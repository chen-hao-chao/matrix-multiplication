==> flow/design.v <==
module MM(clk,i,j,reset,read,write,index,read_data,write_data,finish);
	parameter n=20;
	input reset,clk;
	input signed [n-1:0]read_data;
	output [n-1:0]i,j;
	output read,write,index,finish;
	output signed[2*n-1:0]write_data;
	reg [1:0]state, next_state;
	reg signed [2*n-1:0]sum, next_sum;
	reg [n-1:0]row, next_row, col, next_col; 
	reg signed [n-1:0]rA, rB, next_rA, next_rB; 
	reg [n-1:0]ma, mb, mc, next_ma, next_mb, next_mc;
	reg [3:0]counter, next_counter; 
	reg idx_con, next_idx_con; 
	reg [n-1:0]B_col, next_B_col;
	wire signed [n-1:0]ra, rb;
	wire signed [n*2-1:0]p;
	assign ra = next_rA;
	assign rb = next_rB;
	assign p = ra*rb;
	always@(posedge clk)begin 
		if(reset == 1'd1)begin
			state <= 2'b00;
			sum <= 40'd0;
			row <= 20'd0;
			col <= 20'd0;
			idx_con <= 1'd0;
			counter <= 4'd0;
			B_col <= 20'd0;
			ma <= 20'd0;
			mb <= 20'd0;
			mc <= 20'd0;
			rA <= 20'd0;
			rB <= 20'd0;
		end
		else begin
			state <= next_state;
			sum <= next_sum;
			row <= next_row;
			col <= next_col;
			idx_con <= next_idx_con;
			counter <= next_counter;
			B_col <= next_B_col;
			ma <= next_ma;
			mb <= next_mb;
			mc <= next_mc;
			rA <= next_rA;
			rB <= next_rB;
		end
	end
	always@(*)begin 
		case(state)
			2'b00:begin 
				next_state = 2'b11;
			end
			2'b11:begin
				next_state = (row == 20'd2)? 2'b10 : 2'b11;
			end
			2'b10:begin
				next_state = (counter == 2*mb-1)? 2'b01 : 2'b10;
			end
			2'b01:begin
				next_state = 2'b10;
			end
			default:begin
				next_state = 2'b00;
			end
		endcase
	end
	always@(*)begin 
		case(state)
			2'b00:begin 
				next_sum = 40'd0;
				next_row = 20'd0;
				next_col = 20'd0;
				next_idx_con = 1'd0;
				next_counter = 4'd0;
				next_B_col = 20'd0;
			end
			2'b11:begin
				next_sum = sum; 
				next_row = (row == 20'd2)? 20'd0 : row + 20'd1;
				next_col = col; 
				next_idx_con = idx_con; 
				next_counter = 4'd0;
				next_B_col = 20'd0;
			end
			2'b10:begin
				next_sum = (idx_con == 1'd1)? sum + p : sum;
				next_row = row;
				next_col = (idx_con == 1'd1)? col + 20'd1 : col;
				next_idx_con = (idx_con == 1'd1)? 1'd0 : 1'd1;
				next_counter = (counter == 2*mb-1)? 4'd0 : counter + 4'd1;
				next_B_col = B_col;
			end
			2'b01:begin
				next_sum = 40'd0;
				next_row = (B_col == mc-1)? row + 20'b1 : row;
				next_col = 20'd0;
				next_idx_con = 1'd0;
				next_counter = 4'd0;
				next_B_col = (B_col == mc-1)? 20'd0 : B_col + 20'd1;
			end
			default:begin
				next_sum = 40'd0;
				next_row = 20'd0;
				next_col = 20'd0;
				next_idx_con = 1'd0;
				next_counter = 4'd0;
				next_B_col = 20'd0;
			end
		endcase
	end
	always@(*)begin
		case(state)
			2'b00:begin 
				next_ma = 20'd0;
				next_mb = 20'd0;
				next_mc = 20'd0;
				next_rA = 20'd0;
				next_rB = 20'd0;
			end
			2'b11:begin
				next_ma = (row == 20'd0)? read_data : ma; 
				next_mb = (row == 20'd1)? read_data : mb;
				next_mc = (row == 20'd2)? read_data : mc;
				next_rA = 20'd0;
				next_rB = 20'd0;
			end
			2'b10:begin
				next_ma = ma;
				next_mb = mb;
				next_mc = mc;
				next_rA = (idx_con == 1'd0)? read_data : rA;
				next_rB = (idx_con == 1'd1)? read_data : rB;
			end
			2'b01:begin
				next_ma = ma;
				next_mb = mb;
				next_mc = mc;
				next_rA = 20'd0;
				next_rB = 20'd0;
			end
			default:begin
				next_ma = 20'd0;
				next_mb = 20'd0;
				next_mc = 20'd0;
				next_rA = 20'd0;
				next_rB = 20'd0;
			end
		endcase
	end
	assign i = (idx_con == 1'b0)? row : col;
	assign j = (idx_con == 1'b0)? col : B_col;
	assign read = state[1];
	assign write = state[0];
	assign index = idx_con;
	assign finish = (state == 2'b10  && row == ma)? 1'd1 : 1'd0;
	assign write_data = sum;
endmodule
# [Reports on MM]
# What the tools print for MM, step after step.
# Lines are those of the file above, counted from 1.
# Operators carry their Yosys type and port widths (W data, S select, Z words).
# Cell names lack the library's common part.
# A cell with -- has no value.
[design] top="MM" clock_port="clk" library="sky130hd" pvt_corner="tt_025C_1v80"

# [Word-level counts]
# Counts by Yosys on the flattened word-level netlist (proc, flatten, opt, wreduce; memories kept). Register bits leave out memories and registers merged into their read ports (data or address). Print and check cells are left out. Cells with the same type and inputs are merged into one.
[word_totals] in_bits=22 word_cells=77 out_inout_bits=84 register_bits=207
[op_classes] muxes=29 multipliers=1 n_eq=13 n_logic=3 addsub=7 reduce_logical=12
[ops] op="$mul A20 B20 Y40" n=1
[ops] op="$pmux W20 S2" n=7
[ops] op="$mux W20" n=11
[ops] op="$pmux W40 S2" n=1
[ops] op="$add A20 B1 Y20 const B" n=3
[ops] op="$pmux W20 S3" n=1
[ops] op="$add A40 B40 Y40" n=1
[ops] op="$mux W40" n=1
[ops] op="$eq A20 B32 Y1" n=1
[ops] op="$eq A4 B32 Y1" n=1
[ops] op="$sub A21 B1 Y22 const B" n=1
[ops] op="$sub A20 B1 Y21 const B" n=1
[ops] op="$eq A20 B1 Y1 const B" n=1
[ops] op="$eq A20 B2 Y1 const B" n=1
[ops] op="$eq A20 B20 Y1" n=1
[ops] op="$logic_not A20 Y1" n=1
[ops] op="$ne A2 B2 Y1 const B" n=5
[ops] op="$reduce_and A2 Y1" n=5
[ops] op="$pmux W4 S2" n=1
[ops] op="$pmux W2 S4" n=1
[ops] op="$reduce_or A2 Y1" n=3
[ops] op="$eq A2 B2 Y1 const B" n=2
[ops] op="$add A4 B1 Y4 const B" n=1
[ops] op="$mux W4" n=1
[ops] op="$not A1 Y1" n=3
[ops] op="$reduce_or A3 Y1" n=1
[ops] op="$mux W1" n=3
[ops] op="$eq A2 B1 Y1 const B" n=1
# Other operator kinds: 4; their cells: 4.

# [Longest topological paths]
# Longest topological path by Yosys (ltp), each cell counted once; first at word level (registers and memories cut), then after technology mapping (sequential cells cut; the memories' decode and read muxes count).
[depth] ltp_word=7 abc_area=0 ltp_mapped=32 ltp_nobuf=29

# [Synthesis result]
# The flow's flattened synthesis, as Yosys stat reports it; memories are mapped. The netlist is that of the ABC_AREA named above (0 if unset); the other value can give another one.
[by_type] type="fa_1" n=468 area_total_um2=9.37E+03
[by_type] type="dfxtp_1" n=207 area_total_um2=4.14E+03
[by_type] type="inv_1" n=651 area_total_um2=2.44E+03
[by_type] type="ha_1" n=142 area_total_um2=1.78E+03
[by_type] type="nor2_1" n=368 area_total_um2=1.38E+03
[by_type] type="nand2_1" n=343 area_total_um2=1.29E+03
[by_type] type="mux2_2" n=74 area_total_um2=833.299
[by_type] type="xnor2_1" n=67 area_total_um2=586.813
[by_type] type="nand3_1" n=117 area_total_um2=585.562
[by_type] type="a21oi_1" n=114 area_total_um2=570.547
[by_type] type="xor2_1" n=63 area_total_um2=551.779
[by_type] type="clkbuf_1" n=122 area_total_um2=457.939
[by_type] type="o21ai_0" n=39 area_total_um2=195.187
[by_type] type="mux2i_1" n=18 area_total_um2=180.173
[by_type] type="and2_1" n=27 area_total_um2=168.912
[by_type] type="nand4_1" n=27 area_total_um2=168.912
[by_type] type="nor3_1" n=28 area_total_um2=140.134
[by_type] type="and3_1" n=21 area_total_um2=131.376
# Other cell types: 64; their cells: 232.
[mapped] seqArea_um2=4144.0 flip_flops=207 buffers=144 synth_area_um2=26804.5 mapped_cells=3128

# [Timing after synthesis]
# Source: OpenSTA report_checks on the synthesized netlist (no wires, ideal clock, input and output delay 20% of the period each), path of least setup slack; recovery checks are left aside. Register names are those of the netlist, which keeps one name where synthesis merged equal registers.
[synth_timing] path_kind="input port to flip-flop" startpoint="input port read_data[0]" endpoint="register sum[38]" t_arrival_ns=9.227 required_time_ns=10.466 setup_slack_ns=1.239 t_first_pin_ns=2.120 delay_ns=7.241 in_delay_ns=2.120 path_buffers=2 setup_time_ns=0.134 tclk_ns=10.6 path_stages=27 synth_period_reached_ns=9.361
# "delay_ns" = arrival - input delay + setup time.
# "path_stages" counts driving pins, that of a launching flip-flop among them; a cell with two outputs on the path counts twice.
# "synth_period_reached_ns" = period - worst setup slack (recovery checks aside). The figure is calculated, with input and output delays left at 20% of the set period.
# Between the ends stands the longest chain of elaborated cells between them, by number of cells; it is not shown to be the way that was timed. Of several equally long chains one is given.
# A line is the first line of the expression or statement that the cell stems from. Yosys adds cells for indexed reads and writes and turns some case tables into memories.
[synth_between] cell_sequence="mux2i_1 -> nor2_1 -> clkbuf_1 -> nand2_1 -> inv_1 -> fa_1 -> fa_1 -> inv_1 -> fa_1 -> inv_1 -> fa_1 -> fa_1 -> fa_1 -> inv_1 -> fa_1 -> inv_1 -> ha_1 -> a21oi_1 -> nor2b_1 -> o21ai_0 -> nand2_1 -> o211ai_1 -> or3b_2 -> clkbuf_1 -> a21o_1 -> a222oi_1 -> o22ai_1" elab_chain_cells=6 cells_between=8 lines_between=6 classes_between="1 x add/sub; 1 x mul; 6 x mux"
[synth_lines] element="start, declared" line_no=4 rtl="input signed [n-1:0]read_data;"
[synth_lines] element="$mux W20" line_no=134 rtl="next_rA = (idx_con == 1'd0)? read_data : rA;"
[synth_lines] element="$pmux W20 S2" line_no=115 rtl="case(state)"
[synth_lines] element="$mul A20 B20 Y40" line_no=20 rtl="assign p = ra*rb;"
[synth_lines] element="$add A40 B40 Y40" line_no=89 rtl="next_sum = (idx_con == 1'd1)? sum + p : sum;"
[synth_lines] element="$mux W40" line_no=89
[synth_lines] element="$pmux W40 S2" line_no=71 rtl="case(state)"
[synth_lines] element="end, assigned" line_no=24 rtl="sum <= 40'd0;"
[synth_lines] element="end, assigned" line_no=38 rtl="sum <= next_sum;"
[synth_lines] element="end, declared" line_no=9 rtl="reg signed [2*n-1:0]sum, next_sum;"

# [Worst path after layout]
# Path of least setup slack in the final report of run 1 (OpenROAD, finished layout, wires in). Where an end is a register, its clock arrival counts in the times.
[layout_timing] path_kind="input port to flip-flop" startpoint="input port read_data[5]" endpoint="register sum[39]" in_delay_ns=3.54 setup_slack_ns=6.10 setup_time_ns=0.11 t_arrival_ns=12.09 path_stages=24 tclk_ns=17.7 t_first_pin_ns=3.54 required_time_ns=18.19 path_buffers=1
# Between the ends stands the longest chain of elaborated cells between them, by number of cells; it is not shown to be the way that was timed. Of several equally long chains one is given.
[layout_between] cell_sequence="clkdlybuf4s50_1 -> mux2_2 -> and2_1 -> nand2_1 -> fa_1 -> inv_1 -> fa_1 -> fa_1 -> fa_1 -> fa_1 -> fa_1 -> inv_1 -> fa_1 -> inv_1 -> ha_1 -> and3_1 -> and3_1 -> a221oi_1 -> o21ai_0 -> a31oi_1 -> o21ai_0 -> o41ai_1 -> xnor2_1 -> a22o_1" elab_chain_cells=6 cells_between=8 lines_between=6 classes_between="1 x add/sub; 1 x mul; 6 x mux"
[layout_lines] element="start, declared" line_no=4 rtl="input signed [n-1:0]read_data;"
[layout_lines] element="$mux W20" line_no=134 rtl="next_rA = (idx_con == 1'd0)? read_data : rA;"
[layout_lines] element="$pmux W20 S2" line_no=115 rtl="case(state)"
[layout_lines] element="$mul A20 B20 Y40" line_no=20 rtl="assign p = ra*rb;"
[layout_lines] element="$add A40 B40 Y40" line_no=89 rtl="next_sum = (idx_con == 1'd1)? sum + p : sum;"
[layout_lines] element="$mux W40" line_no=89
[layout_lines] element="$pmux W40 S2" line_no=71 rtl="case(state)"
[layout_lines] element="end, assigned" line_no=24 rtl="sum <= 40'd0;"
[layout_lines] element="end, assigned" line_no=38 rtl="sum <= next_sum;"
[layout_lines] element="end, declared" line_no=9 rtl="reg signed [2*n-1:0]sum, next_sum;"

# 2 stored runs of MM in the flow (synthesis by Yosys, layout by OpenROAD, sky130hd cells), in arbitrary order. Constraints: input delay and output delay 20% of the set period each, output load 0.01 pF.
# By "achievedPeriod_ns" is meant the clock period of the run minus its worst setup slack. This is arithmetic on one report: input and output delays are still those of the set period (20% each).
# "worst_path_allowed_less_slack_ns": the worst setup path's part of the clock period (all of it between registers, 20% less for each end at a port) less its slack. A launch clock that arrives late makes it longer, a capture clock that arrives late makes it shorter.
# "power_w" rests on the timing tool's default activity at the inputs, not on a simulated workload.
run="run 1" settings period_ns=17.7 CORE_UTILIZATION=37 PLACE_DENSITY=0.76 HOLD_SLACK_MARGIN=-0.05 CELL_PAD_IN_SITES_GLOBAL_PLACEMENT=2 GPL_TIMING_DRIVEN=1 CTS_CLUSTER_SIZE=66 CAP_MARGIN=15 MIN_ROUTING_LAYER="met1" CORE_MARGIN=2 SLEW_MARGIN=20
run="run 1" results ys_area_um2=26804.5 die_area_um2=74613.7 layout_stdcell_area_um2=29655.9 finalUtil_pct=41.4 worst_setup_slack_ns=6.098 final_setup_tns_ns=0.000 holdWs_ns=0.449 power_w=0.001859 achievedPeriod_ns=11.602 worst_path_allowed_less_slack_ns=8.06 critical_path_kind="input port to flip-flop"
run="run 2" settings period_ns=7.84 CORE_UTILIZATION=37 SETUP_SLACK_MARGIN=0.32 PLACE_DENSITY_LB_ADDON=0.04 CORE_ASPECT_RATIO=1.43 CORE_MARGIN=3 CELL_PAD_IN_SITES_DETAIL_PLACEMENT=1 CTS_CLUSTER_SIZE=37 SLEW_MARGIN=10 MIN_ROUTING_LAYER="met2" CAP_MARGIN=20
run="run 2" results ys_area_um2=26804.5 die_area_um2=75761.9 layout_stdcell_area_um2=35512.8 finalUtil_pct=49.7 worst_setup_slack_ns=-0.162 final_setup_tns_ns=-0.621 holdWs_ns=0.454 power_w=0.005006 achievedPeriod_ns=8.002 worst_path_allowed_less_slack_ns=6.43 critical_path_kind="input port to flip-flop"
